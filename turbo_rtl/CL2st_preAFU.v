==> flow/design.v <==
module CL2st_preAFU #(parameter   
		CL =512,   
		CL_HEAD =16,   
		CL_PAYLOAD =496,  
		ST =12,  
		w_len_CLHead =10  
	)
	(
	input 					rst_n_sync,   
	input 					clk,    
	input					ff_rd_ready, 	 
	output reg				ff_rdreq, 		 
	input	 [CL-1:0] 		ff_q,  			 
	output reg				ff_rd_finish,    
	input 					source_ready,
	output [ST-1 : 0]		source_data,
	output reg 				source_valid,
	output reg 				source_sop,
	output reg 				source_eop
	);
reg [1:0] 	fsm, fsm_r, fsm_rr;
reg [CL-1:0] 	ff_q_r;
reg [3:0] 	cnt_fsm_s3;
reg 		ff_rdreq_r;
reg [w_len_CLHead-1 : 0] 	NumOfST_remain;
always@(posedge clk)
begin
if (!rst_n_sync)
begin
	fsm <= 0;
end
else
begin
	case (fsm)
	2'd0:  
	begin
		if (ff_rd_ready)
			fsm <= 2'd1;
		else
			fsm <= 2'd0;
	end
	2'd1:  
	begin
		if (source_ready)
			fsm <= 2'd2;
		else
			fsm <= 2'd1;
	end
	2'd2:  
	begin
		if (source_eop)
			fsm <= 2'd3;
		else
			fsm <= 2'd2;
	end
	2'd3:  
	begin
		if (cnt_fsm_s3 == 4'd15)
			fsm <= 2'd0;
		else
			fsm <= 2'd3;
	end
	default: 
	begin
		fsm <= 2'd0;
	end
	endcase
end
end
always@(posedge clk)
begin
	if (!rst_n_sync)
		cnt_fsm_s3 <= 0;
	else
		if (fsm == 2'd3)
			cnt_fsm_s3 <= (cnt_fsm_s3==4'd15) ? 4'd0 : cnt_fsm_s3 + 4'd1;
		else
			cnt_fsm_s3 <= 0;
end
always@(posedge clk)
begin
	if (!rst_n_sync)
	begin
		fsm_r <= 0;
		fsm_rr <= 0;
		ff_rdreq_r <= 0;
	end
	else
	begin
		fsm_r <= fsm;
		fsm_rr <= fsm_r;
		ff_rdreq_r <= ff_rdreq;
	end
end
always@(*)
begin
	if (fsm != 2'd2)
		ff_rdreq = 1'b0;
	else if (fsm_r==2'd1)   
		ff_rdreq = 1'b1;
	else if (ff_q[CL-1-5]==1'b1)  
		ff_rdreq = 1'b0;
	else if (ff_q[CL-CL_HEAD+w_len_CLHead-1 : CL-CL_HEAD] == 1'd1 || NumOfST_remain == 1'd1)  
		ff_rdreq = 1'b1;
	else
		ff_rdreq = 1'b0;
end
assign source_data = ff_q_r[ST-1 : 0];
always@(posedge clk)
begin
	if (!rst_n_sync)
	begin
		NumOfST_remain <= 0;
		ff_q_r <= 0;
		source_sop <= 0;
		source_eop <= 0;
		source_valid <= 0;
		ff_rd_finish <= 0;
	end
	else
	begin
		if (ff_rdreq_r)
			NumOfST_remain <= ff_q[CL-CL_HEAD+w_len_CLHead-1 : CL-CL_HEAD] - 1'd1;
		else
			NumOfST_remain <= NumOfST_remain - 1'd1;
		if (ff_rdreq_r)
			ff_q_r <= ff_q;
		else
			ff_q_r <= {{ST{1'b0}}, ff_q_r[CL_PAYLOAD-1 : ST]};
		source_sop <= (fsm_r==2'd2 && fsm_rr==2'd1) ? 1'b1 : 1'b0;
		if (fsm==2'd2 && ff_q[CL-1-5]==1'b1 && fsm_r==2'd2)
			if ((ff_q[CL-CL_HEAD+w_len_CLHead-1 : CL-CL_HEAD] == 1'd1 || NumOfST_remain == 1'd1) & (!source_eop))
				source_eop <= 1'b1;
			else
				source_eop <= 1'b0;
		else
			source_eop <= 1'b0;
		if (fsm_r==2'd2 && fsm_rr==2'd1)
			source_valid <= 1'b1;
		else if (source_eop)
			source_valid <= 1'b0;
		else
			source_valid <= source_valid;
		ff_rd_finish <= source_eop;
	end
end
endmodule
From RTL to reports: CL2st_preAFU
The steps from the RTL of CL2st_preAFU to its reports follow in flow order.
Line numbers count from 1 in the design file above.
Library cell names are shortened.
{"block": "inputs", "design": "CL2st_preAFU", "clock": "clk", "cell_library": "sky130hd", "lib_corner": "tt_025C_1v80"}

Elaborated design
Source: Yosys, flattened and elaborated, memories not mapped. Widths are those after wreduce. Registers that Yosys merges into a memory's read port (data or address) are not register bits. Print and check cells do not count. Equal cells are merged and count once.
{"block": "op_classes", "n_addsub": 3, "equal": 10, "muxes": 15, "bitwise": 3, "reduce_logical": 10}
{"block": "op_table", "operator": "484-bit two-way mux", "count": 1}
{"block": "op_table", "operator": "10-bit by 1-bit subtractor with 10-bit output (second input constant)", "count": 2}
{"block": "op_table", "operator": "10-bit by 1-bit == test with 1-bit output (second input constant)", "count": 2}
{"block": "op_table", "operator": "10-bit two-way mux", "count": 1}
{"block": "op_table", "operator": "1-bit two-way mux", "count": 10}
{"block": "op_table", "operator": "2-bit case mux with 4-bit select", "count": 1}
{"block": "op_table", "operator": "2-bit by 1-bit == test with 1-bit output (second input constant)", "count": 3}
{"block": "op_table", "operator": "2-bit == test (second input constant)", "count": 3}
{"block": "op_table", "operator": "2-bit AND reduction", "count": 2}
{"block": "op_table", "operator": "4-bit by 1-bit adder with 4-bit output (second input constant)", "count": 1}
{"block": "op_table", "operator": "4-bit == test (second input constant)", "count": 1}
{"block": "op_table", "operator": "2-bit two-way mux", "count": 2}
{"block": "op_table", "operator": "1-bit logical AND", "count": 3}
{"block": "op_table", "operator": "3-bit OR reduction", "count": 1}
{"block": "op_table", "operator": "1-bit inverter", "count": 2}
{"block": "op_table", "operator": "2-bit != test (second input constant)", "count": 1}
{"block": "op_table", "operator": "2-bit logical NOT", "count": 1}
{"block": "op_table", "operator": "2-bit nonzero test", "count": 1}
{"block": "op_table", "operator": "1-bit bitwise AND", "count": 1}
{"block": "op_table", "operator": "1-bit logical OR", "count": 1}
{"block": "op_table", "operator": "1-bit logical NOT", "count": 1}
{"block": "word_totals", "regBits": 521, "input_bits": 516, "elab_cells": 53}

Depth
Yosys ltp: most cells in a row. Word level: on the elaborated netlist, between registers, memories and ports. Mapped: between sequential cells and ports; inverters and the memories' decode and read muxes count.
{"block": "logic_depth", "depth_word": 6, "abc_area": 0, "ltp_mapped": 6, "ltp_nobuf": 6}

Mapped cells and area
Yosys stat after the flow's synthesis: flattened, memories mapped to cells. It holds for the ABC_AREA given above (unset counts as 0); a run with the other value may have another netlist.
Totals and module areas in this step are rounded.
{"block": "types", "type": "dfxtp_1", "count": 521, "type_area_um2": 1.04E+04}
{"block": "types", "type": "mux2i_1", "count": 484, "type_area_um2": 4.84E+03}
{"block": "types", "type": "nor2_1", "count": 499, "type_area_um2": 1.87E+03}
{"block": "types", "type": "clkbuf_1", "count": 66, "type_area_um2": 247.738}
{"block": "types", "type": "buf_2", "count": 45, "type_area_um2": 225.216}
{"block": "types", "type": "buf_4", "count": 12, "type_area_um2": 90.086}
{"block": "types", "type": "xor2_1", "count": 9, "type_area_um2": 78.826}
{"block": "types", "type": "and3_1", "count": 12, "type_area_um2": 75.072}
{"block": "types", "type": "ha_1", "count": 5, "type_area_um2": 62.56}
{"block": "types", "type": "xnor2_1", "count": 6, "type_area_um2": 52.55}
{"block": "types", "type": "a211oi_1", "count": 5, "type_area_um2": 37.536}
{"block": "types", "type": "nand3_1", "count": 7, "type_area_um2": 35.034}
{"block": "types", "type": "inv_1", "count": 9, "type_area_um2": 33.782}
{"block": "types", "type": "nor4_1", "count": 5, "type_area_um2": 31.28}
{"block": "types", "type": "and2_1", "count": 4, "type_area_um2": 25.024}
{"block": "types", "type": "nor3_1", "count": 5, "type_area_um2": 25.024}
{"block": "types", "type": "mux4_2", "count": 1, "type_area_um2": 22.522}
{"block": "types", "type": "nand2_1", "count": 6, "type_area_um2": 22.522}
Other cell types: 21; their cells: 34.
{"block": "mapped", "cells": 1735, "mapped_area_um2": 18500, "ffs": 521, "buf_cells": 127}

Worst setup path after synthesis
Source: OpenSTA report_checks on the synthesized netlist (no wires, ideal clock, input and output delay 20% of the period each), path of least setup slack; recovery checks are left aside. Register names are those of the netlist, which keeps one name where synthesis merged equal registers.
{"block": "synth_path", "path_type": "in2out", "startpoint": "in ff_q[500]", "endpoint": "out ff_rdreq", "tclk_ns": 2.38, "in_delay_ns": 0.476, "t_arrival_ns": 1.311, "required_ns": 1.904, "slack_ns": 0.593, "delay_ns": 0.835, "stages": 4, "synth_period_reached_ns": 1.787}
"delay_ns" is the arrival time less input delay plus setup time.
A path that ends at an output port has no setup time.
"stages" counts driving pins, that of a launching flip-flop among them; a cell with two outputs on the path counts twice.
"synth_period_reached_ns" is the clock period less the worst setup slack; recovery checks do not enter. This is arithmetic on one report: input and output delays are still those of the set period (20% each).
The rows between start and end are the longest chain of elaborated cells between them; the timing report does not say that the signal goes this way. Where chains are equally long, one stands for them.
Each line given opens the expression or statement behind the cell; cells for indexed reads and writes are added by Yosys, which also makes memories of some case tables.
{"block": "synth_via", "path_cell_list": "nor3_1 > and4b_1 > o21bai_1 > a21oi_1", "elab_chain_len": 6, "cells_between": 6}
{"block": "synth_lines", "item": "from (decl)", "line": 13, "source": "input [CL-1:0] ff_q,"}
{"block": "synth_lines", "item": "10-bit by 1-bit == test with 1-bit output", "line": 103, "source": "else if (ff_q[CL-CL_HEAD+w_len_CLHead-1 : CL-CL_HEAD] == 1'd1 || NumOfST_remain == 1'd1)"}
{"block": "synth_lines", "item": "1-bit logical OR", "line": 103}
{"block": "synth_lines", "item": "1-bit two-way mux", "line": 103}
{"block": "synth_lines", "item": "1-bit two-way mux", "line": 101, "source": "else if (ff_q[CL-1-5]==1'b1)"}
{"block": "synth_lines", "item": "1-bit two-way mux", "line": 99, "source": "else if (fsm_r==2'd1)"}
{"block": "synth_lines", "item": "1-bit two-way mux", "line": 97, "source": "if (fsm != 2'd2)"}
{"block": "synth_lines", "item": "to (decl)", "line": 12, "source": "output reg ff_rdreq,"}

Timing after layout
Path of least setup slack in the final report of stored run 1 (OpenROAD, finished layout, wires in). Where an end is a register, its clock arrival counts in the times.
{"block": "layout_path", "path_type": "in2out", "startpoint": "in ff_q[501]", "endpoint": "out ff_rdreq", "tclk_ns": 2.33, "in_delay_ns": 0.47, "t_arrival_ns": 1.86, "required_ns": 1.86, "slack_ns": 0.00, "stages": 6}
The rows between start and end are the longest chain of elaborated cells between them; the timing report does not say that the signal goes this way. Where chains are equally long, one stands for them.
{"block": "layout_via", "path_cell_list": "clkdlybuf4s50_1 > nor4_2 > and4b_2 > o21bai_4 > a21oi_2 > buf_2", "elab_chain_len": 6, "cells_between": 6}
{"block": "layout_lines", "item": "from (decl)", "line": 13, "source": "input [CL-1:0] ff_q,"}
{"block": "layout_lines", "item": "10-bit by 1-bit == test with 1-bit output", "line": 103, "source": "else if (ff_q[CL-CL_HEAD+w_len_CLHead-1 : CL-CL_HEAD] == 1'd1 || NumOfST_remain == 1'd1)"}
{"block": "layout_lines", "item": "1-bit logical OR", "line": 103}
{"block": "layout_lines", "item": "1-bit two-way mux", "line": 103}
{"block": "layout_lines", "item": "1-bit two-way mux", "line": 101, "source": "else if (ff_q[CL-1-5]==1'b1)"}
{"block": "layout_lines", "item": "1-bit two-way mux", "line": 99, "source": "else if (fsm_r==2'd1)"}
{"block": "layout_lines", "item": "1-bit two-way mux", "line": 97, "source": "if (fsm != 2'd2)"}
{"block": "layout_lines", "item": "to (decl)", "line": 12, "source": "output reg ff_rdreq,"}

Module CL2st_preAFU, platform sky130hd: 2 stored runs of the flow (Yosys, OpenROAD) with differing settings, in no particular order. Input and output delays are each 20% of the period that was set; the output load is 0.01 pF.
By "clock_period_reached_ns" is meant the clock period of the run minus its worst setup slack. This is arithmetic on one report: input and output delays are still those of the set period (20% each).
By "timing.worst_path_ns" is meant the share of the clock period that the worst setup path is allowed (20% is reserved at inputs, 20% at outputs), minus its slack. Clock arrival times at its registers enter into it.
By "final_power_w" is meant OpenSTA's value without simulated activity: inputs other than the clock are taken to toggle once in ten clock periods, and the tool carries that through the logic.
Results are given in rounded form.

Stored run 1
==> flow/run.sh <==
#!/bin/bash
# the make line also repeats the synthesis and layout settings of config.mk as NAME=value (left out here)
make -C /OpenROAD-flow-scripts/flow DESIGN_CONFIG=/design/flow/config.mk WORK_HOME=/design/flow/orfs CLKGATE_MAP_FILE= finish
==> flow/config.mk <==
export PLATFORM = sky130hd
export DESIGN_NAME = CL2st_preAFU
export DESIGN_NICKNAME = CL2st_preAFU
export VERILOG_FILES = /design/flow/design.v
export SDC_FILE = /design/flow/constraint.sdc
export NUM_CORES = 4
export LEC_CHECK = 0
export CAP_MARGIN = 20
export CORE_MARGIN = 2
export CORE_UTILIZATION = 29
export HOLD_SLACK_MARGIN = 0.06
export MAX_ROUTING_LAYER = met4
export PLACE_DENSITY_LB_ADDON = 0.06
export SETUP_SLACK_MARGIN = 0.01
export SLEW_MARGIN = 25
==> flow/constraint.sdc <==
create_clock -name core_clock -period 2.33 [get_ports {clk}]
set_input_delay 0.4660 -clock core_clock [delete_from_list [all_inputs] [get_ports {clk}]]
set_output_delay 0.4660 -clock core_clock [all_outputs]
set_load 0.01 [all_outputs]

==> results of stored run 1, as JSON <==
{
  "timing.worst_path_ns": 1.40,
  "worstPathKind": "in2out",
  "setup_tns_ns": 0.000,
  "setup_ws_ns": 0.002,
  "final_die_area_um2": 65700,
  "final_power_w": 0.0203,
  "fin_hold_ws_ns": 0.423,
  "layout_utilization_frac": 0.431,
  "clock_period_reached_ns": 2.328,
  "yosys_chip_area_um2": 18500,
  "final_stdcell_area_um2": 27100
}

Stored run 2
==> flow/run.sh <==
#!/bin/bash
# the make line also repeats the synthesis and layout settings of config.mk as NAME=value (left out here)
make -C /OpenROAD-flow-scripts/flow DESIGN_CONFIG=/design/flow/config.mk WORK_HOME=/design/flow/orfs CLKGATE_MAP_FILE= finish
==> flow/config.mk <==
export PLATFORM = sky130hd
export DESIGN_NAME = CL2st_preAFU
export DESIGN_NICKNAME = CL2st_preAFU
export VERILOG_FILES = /design/flow/design.v
export SDC_FILE = /design/flow/constraint.sdc
export NUM_CORES = 4
export LEC_CHECK = 0
export CAP_MARGIN = 20
export CELL_PAD_IN_SITES_DETAIL_PLACEMENT = 0
export CELL_PAD_IN_SITES_GLOBAL_PLACEMENT = 1
export CORE_ASPECT_RATIO = 1.54
export CORE_MARGIN = 2
export CORE_UTILIZATION = 65
export CTS_CLUSTER_DIAMETER = 64
export CTS_CLUSTER_SIZE = 36
export GPL_TIMING_DRIVEN = 0
export PLACE_DENSITY_LB_ADDON = 0.15
export SETUP_SLACK_MARGIN = 0.17
export SLEW_MARGIN = 35
==> flow/constraint.sdc <==
create_clock -name core_clock -period 1.75 [get_ports {clk}]
set_input_delay 0.3500 -clock core_clock [delete_from_list [all_inputs] [get_ports {clk}]]
set_output_delay 0.3500 -clock core_clock [all_outputs]
set_load 0.01 [all_outputs]

==> results of stored run 2, as JSON <==
{
  "outcome": "incomplete, placement halted on FLW-0024"
}
