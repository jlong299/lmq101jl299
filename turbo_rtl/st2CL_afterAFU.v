==> flow/design.v <==
module st2CL_afterAFU #(parameter   
		CL =512,   
		CL_HEAD =16,   
		CL_PAYLOAD =496,  
		ST2 =8,  
		MaxNumOfST_inCL = 10'd41,    
		w_len_CLHead =10  
	)
	(
	input 					rst_n_sync,   
	input 					clk,    
	output reg				sink_ready,
	input [ST2-1 : 0]		sink_data,
	input 	 				sink_valid,
	input 	 				sink_sop,
	input 	 				sink_eop,
	input					source_ready, 	
	output reg				ff_wrreq, 		
	output wire [CL-1:0] 	ff_data,  		
	output reg				ff_wr_finish   
	);
reg [1:0] 	fsm ;
reg [9:0] 	NumOfST_inCL;
reg 		sink_sop_delay;
reg [9:0] 	NumOfST_eop;
reg [CL-1+ST2:0] 			ff_data_PDOFI;  
assign 	ff_data = ff_data_PDOFI[CL-1+ST2:ST2];
always@(posedge clk)
begin
	if (!rst_n_sync)
	begin
		fsm <= 0;
		sink_ready <= 0;
	end
	else
	begin
		case (fsm)
		2'd0:
		begin
			fsm <= (source_ready) ? 2'd1 : 2'd0;
			sink_ready <= (source_ready) ? 1'b1 : 1'b0;
		end
		2'd1:
		begin
			fsm <= (sink_eop) ? 2'd2 : 2'd1;
			sink_ready <= (sink_eop) ? 1'b0 : 1'b1;
		end
		2'd2:
		begin
			fsm <= (ff_wr_finish) ? 2'd0 : 2'd2;
			sink_ready <= 1'b0;
		end
		default:
		begin
			fsm <= 0;
			sink_ready <= 1'b0;
		end
		endcase
	end
end
always@(posedge clk)
begin
	if (!rst_n_sync)
	begin
		NumOfST_inCL <= 10'd0;
		ff_wr_finish <= 0;
		ff_data_PDOFI <= 0;
		ff_wrreq <= 0;
		sink_sop_delay <= 0;
		NumOfST_eop <= 0;
	end
	else
	begin
		if (fsm==2'd1 && sink_valid==1'b1)
			NumOfST_inCL <= (NumOfST_inCL== MaxNumOfST_inCL-1) ? 10'd0 : NumOfST_inCL+10'd1;
		else if (fsm==2'd2 && NumOfST_inCL !=10'd0)
			NumOfST_inCL <= (NumOfST_inCL== MaxNumOfST_inCL-1) ? 10'd0 : NumOfST_inCL+10'd1;
		else
			NumOfST_inCL <= 10'd0;
		ff_wr_finish <= (fsm==2'd2 && NumOfST_inCL==10'd0) ? 1'b1 : 1'b0;
		if (fsm==2'd1 && sink_valid==1'b1)
		begin
			ff_data_PDOFI[ST2*MaxNumOfST_inCL-1+ST2 : ST2*MaxNumOfST_inCL-ST2+ST2] <= sink_data;
			ff_data_PDOFI[ST2*MaxNumOfST_inCL-ST2-1+ST2 : 0] <= ff_data_PDOFI[ST2*MaxNumOfST_inCL-1+ST2 : ST2];
			ff_data_PDOFI[CL_PAYLOAD-1+ST2 : ST2*MaxNumOfST_inCL+ST2] <= 0;
		end
		else if (fsm==2'd2 && NumOfST_inCL !=10'd0)
		begin
			ff_data_PDOFI[ST2*MaxNumOfST_inCL-1+ST2 : ST2*MaxNumOfST_inCL-ST2+ST2] <= 0;
			ff_data_PDOFI[ST2*MaxNumOfST_inCL-ST2-1+ST2 : 0] <= ff_data_PDOFI[ST2*MaxNumOfST_inCL-1+ST2 : ST2];
			ff_data_PDOFI[CL_PAYLOAD-1+ST2 : ST2*MaxNumOfST_inCL+ST2] <= 0;
		end
		else
			ff_data_PDOFI[CL_PAYLOAD-1+ST2:0] <= 0;
		if (MaxNumOfST_inCL==10'd1)
			ff_wrreq <= sink_valid;
		else
			ff_wrreq <= (NumOfST_inCL== MaxNumOfST_inCL-1) ? 1'b1 : 1'b0;
		if (MaxNumOfST_inCL==10'd1)
			ff_data_PDOFI[CL-5+ST2] <= sink_sop;
		else if (sink_sop_delay==1'b1 && NumOfST_inCL== MaxNumOfST_inCL-1)
			ff_data_PDOFI[CL-5+ST2] <= 1'b1;
		else
			ff_data_PDOFI[CL-5+ST2] <= 1'b0;
		if (sink_sop)			
			sink_sop_delay <= 1'b1;
		else if (NumOfST_inCL== MaxNumOfST_inCL-1)
			sink_sop_delay <= 1'b0;
		else
			sink_sop_delay <= sink_sop_delay;
		if (MaxNumOfST_inCL==10'd1)
			ff_data_PDOFI[CL-6+ST2] <= sink_eop;
		else if ( (sink_eop==1'b1 || fsm==2'd2) && NumOfST_inCL== MaxNumOfST_inCL-1)
			ff_data_PDOFI[CL-6+ST2] <= 1'b1;
		else 
			ff_data_PDOFI[CL-6+ST2] <= 1'b0;
		if (MaxNumOfST_inCL==10'd1)
			ff_data_PDOFI[CL-1-CL_HEAD+w_len_CLHead+ST2 : CL-CL_HEAD+ST2] <= 10'd1;
		else if (NumOfST_inCL== MaxNumOfST_inCL-1)
			ff_data_PDOFI[CL-1-CL_HEAD+w_len_CLHead+ST2 : CL-CL_HEAD+ST2] <= (fsm==2'd1)? MaxNumOfST_inCL : NumOfST_eop;
		else
			ff_data_PDOFI[CL-1-CL_HEAD+w_len_CLHead+ST2 : CL-CL_HEAD+ST2] <= 0;
		NumOfST_eop <= (sink_eop) ? NumOfST_inCL+10'd1 : NumOfST_eop; 
	end
end
endmodule
---- Tool chain data of st2CL_afterAFU ----
The steps from the RTL of st2CL_afterAFU to its reports follow in flow order.
Lines are those of the file above, counted from 1.
Cell names lack the library's common part.
Not given: -
set-up
  top ..................................... st2CL_afterAFU
  clock ................................... clk
  cell library ............................ sky130hd
  timing corner ........................... tt_025C_1v80

---- Word-level counts ----
Yosys after proc, flatten, opt, wreduce and memory -nomap, before mapping. Memory bits, and registers merged into a memory's read port (data or address), are not among the register bits. Print and check cells are not counted.
operators by class
  $add $sub $neg .......................... 1
  equal/unequal tests ..................... 3
  mux-type cells .......................... 19
  bitwise gates (word level) .............. 2
  reduce/logical cells .................... 13
operator list
  operator                                       count
  two-way mux 328 bit                            2
  two-way mux 10 bit                             3
  adder 10 x 1 -> 10 bit with constant B         1
  equality test 10 x 6 -> 1 bit with constant B  1
  logical NOT 10 bit                             1
  nonzero test 10 bit                            1
  two-way mux 1 bit                              9
  parallel mux 2 bit (select 3 bit)              1
  two-way mux 6 bit                              1
  logical AND 1 bit                              5
  AND reduction 2 bit                            2
  two-way mux 2 bit                              2
  OR reduction 3 bit                             1
  inverter 1 bit                                 2
  equality test 2 x 1 -> 1 bit with constant B   1
  equality test 2 bit with constant B            1
  logical NOT 2 bit                              1
  nonzero test 2 bit                             1
  parallel mux 1 bit (select 2 bit)              1
  logical OR 1 bit                               1
bit counts
  bits in registers ....................... 374
  input port bits ......................... 14
  output and inout bits ................... 515
  word-level cells ........................ 49

---- Logic depth ----
Depth = most cells in a row (Yosys ltp): at word level without a register or memory, in the mapped netlist without a sequential cell, where the memories' decode and read muxes count.
logic depth
  depth in word-level cells ............... 4
  ABC_AREA ................................ 0
  gate-level depth with buffers ........... 8
  gate-level depth less buffers ........... 5

---- Netlist ----
Yosys stat after the flow's synthesis: flattened, memories mapped to cells. It holds for the ABC_AREA given above (unset counts as 0); a run with the other value may have another netlist.
The area totals of this step are shown rounded.
synthesis totals
  cells in the netlist .................... 1,048
  chip area (Yosys) ....................... 12,000 µm²
  sequential area ......................... 7,300 µm²
  flip-flops .............................. 367
  buffer cells ............................ 254
cell types
  cell      count  total area (µm²)
  dfxtp_1   367    7.35E+03
  nor3b_1   324    2.43E+03
  buf_4     172    1.29E+03
  buf_2     34     170.163
  clkbuf_1  43     161.405
  a211oi_1  9      67.565
  nor2_1    14     52.55
  and2_1    8      50.048
  nor3b_2   4      50.048
  o21ai_0   8      40.038
  a31oi_1   5      31.28
  inv_1     8      30.029
  a21oi_1   5      25.024
  ha_1      2      25.024
  buf_6     2      22.522
  o31ai_1   3      22.522
  buf_12    1      20.019
  nand3_1   4      20.019
Not listed: further types 21, cells in them 35.

---- Path before layout ----
OpenSTA on the mapped netlist: ideal clock, no wires. The path of least setup slack (recovery checks aside). Input and output delay are each 20% of the period. Register names are those of the netlist, which keeps one name where synthesis merged equal registers.
timing post-synthesis
  kind .................................... input-to-reg
  start point ............................. in rst_n_sync
  end point ............................... reg (name not given)
  clock period ............................ 2.68 ns
  input delay ............................. 0.536 ns
  library setup time ...................... 0.131 ns
  launch time at the first pin ............ 0.536 ns
  arrival ................................. 1.861 ns
  required time ........................... 2.549 ns
  path slack .............................. 0.688 ns
  path delay .............................. 1.456 ns
  stages on the path ...................... 7
  buffers on the path ..................... 4
  synthesis period reached ................ 1.992 ns
"path delay" = arrival - input delay + setup time.
"stages on the path" counts driving pins, that of a launching flip-flop among them; a cell with two outputs on the path counts twice.
"synthesis period reached" is the clock period less the worst setup slack; recovery checks do not enter. This is arithmetic on one report: input and output delays are still those of the set period (20% each).
between the ends, post-synthesis
  cell sequence ........................... buf_6 > and3_1 > clkbuf_1 > a21oi_1 > clkbuf_1 > clkbuf_1 > nor3b_1
RTL lines, path post-synthesis
  item             RTL line  RTL
  start, declared  10        input rst_n_sync,
Chain of elaborated cells between the ends: none given.

---- Path in the finished layout ----
Path of least setup slack in the final report of record 1 (OpenROAD, finished layout, wires in). Where an end is a register, its clock arrival counts in the times.
timing after layout
  kind .................................... input-to-reg
  start point ............................. in sink_valid
  end point ............................... reg (name not given)
  clock period ............................ 3.38 ns
  input delay ............................. 0.68 ns
  library setup time ...................... 0.15 ns
  launch time at the first pin ............ 0.68 ns
  arrival ................................. 3.43 ns
  required time ........................... 3.77 ns
  path slack .............................. 0.34 ns
  stages on the path ...................... 7
  buffers on the path ..................... 4
Between the ends stands the longest chain of elaborated cells between them, by number of cells; it is not shown to be the way that was timed. Of several equally long chains one is given.
A line is the first line of the expression or statement that the cell stems from. Yosys adds cells for indexed reads and writes and turns some case tables into memories.
between the ends, after layout
  cell sequence ........................... clkdlybuf4s50_1 > and3_1 > clkbuf_1 > a21oi_4 > clkbuf_1 > clkbuf_1 > nor3b_1
  cells in the longest elaborated chain ... 2
  elaborated cells on any way between the ends .. 2
  those cells by class .................... 1 x mux; 1 x reduce/logical
RTL lines, path after layout
  item                 RTL line  RTL
  start, declared      14        input sink_valid,
  logical AND 1 bit    81        if (fsm==2'd1 && sink_valid==1'b1)
  two-way mux 328 bit  81

Ticket comment

Below are 2 stored runs of the flow (Yosys, OpenROAD; platform sky130hd) on st2CL_afterAFU, each with its settings and what was measured, unordered. Constraints: input delay and output delay 20% of the set period each, output load 0.01 pF.
"period reached" = clock period - worst setup slack. The figure is calculated, with input and output delays left at 20% of the set period.
"time of the worst setup path" = time allowed to the worst setup path (clock period - input delay - output delay, where it has them) - its slack; a late launch clock adds to it, a late capture clock takes from it.
"overall power" is the tool's figure for a default switching activity; nothing was simulated.
Measured values are rounded.

---- record 1 ----
settings
  period_ns = 3.38
  CORE_UTILIZATION = 17
  SETUP_SLACK_MARGIN = -0.07
  PLACE_DENSITY = 0.84
  CORE_MARGIN = 2
  GPL_TIMING_DRIVEN = 0
  CTS_CLUSTER_SIZE = 35
  CTS_CLUSTER_DIAMETER = 238
  MIN_ROUTING_LAYER = met1
  MAX_ROUTING_LAYER = met5
  CAP_MARGIN = 20
  SLEW_MARGIN = 20
results
  standard-cell area after layout ......... 18,000 µm²
  setup slack of the critical path ........ 0.34 ns
  period reached .......................... 3.037 ns
  die outline area ........................ 73,000 µm²
  utilization ............................. 25 %
  time of the worst setup path ............ 2.36 ns
  worst path kind ......................... input-to-reg
  overall power ........................... 7.0 mW
  area of the synthesized netlist ......... 12,000 µm²
  lowest hold slack ....................... 0.40 ns
  sum of negative setup slack ............. 0.000 ns

---- record 2 ----
settings
  period_ns = 3.3
  CORE_UTILIZATION = 35
  SETUP_SLACK_MARGIN = 0.75
  PLACE_DENSITY_LB_ADDON = 0.23
  CORE_ASPECT_RATIO = 0.67
  CORE_MARGIN = 4
  TNS_END_PERCENT = 40
  ABC_AREA = 0
  GPL_TIMING_DRIVEN = 1
  SLEW_MARGIN = 30
  MIN_ROUTING_LAYER = met2
  MAX_ROUTING_LAYER = met4
  CAP_MARGIN = 20
results
  standard-cell area after layout ......... 17,000 µm²
  area of the synthesized netlist ......... 12,000 µm²
  lowest hold slack ....................... 0.44 ns
  utilization ............................. 49 %
  time of the worst setup path ............ 1.72 ns
  worst path kind ......................... input-to-reg
  die outline area ........................ 38,000 µm²
  setup slack of the critical path ........ 0.92 ns
  sum of negative setup slack ............. 0.000 ns
  overall power ........................... 8.9 mW
  period reached .......................... 2.377 ns
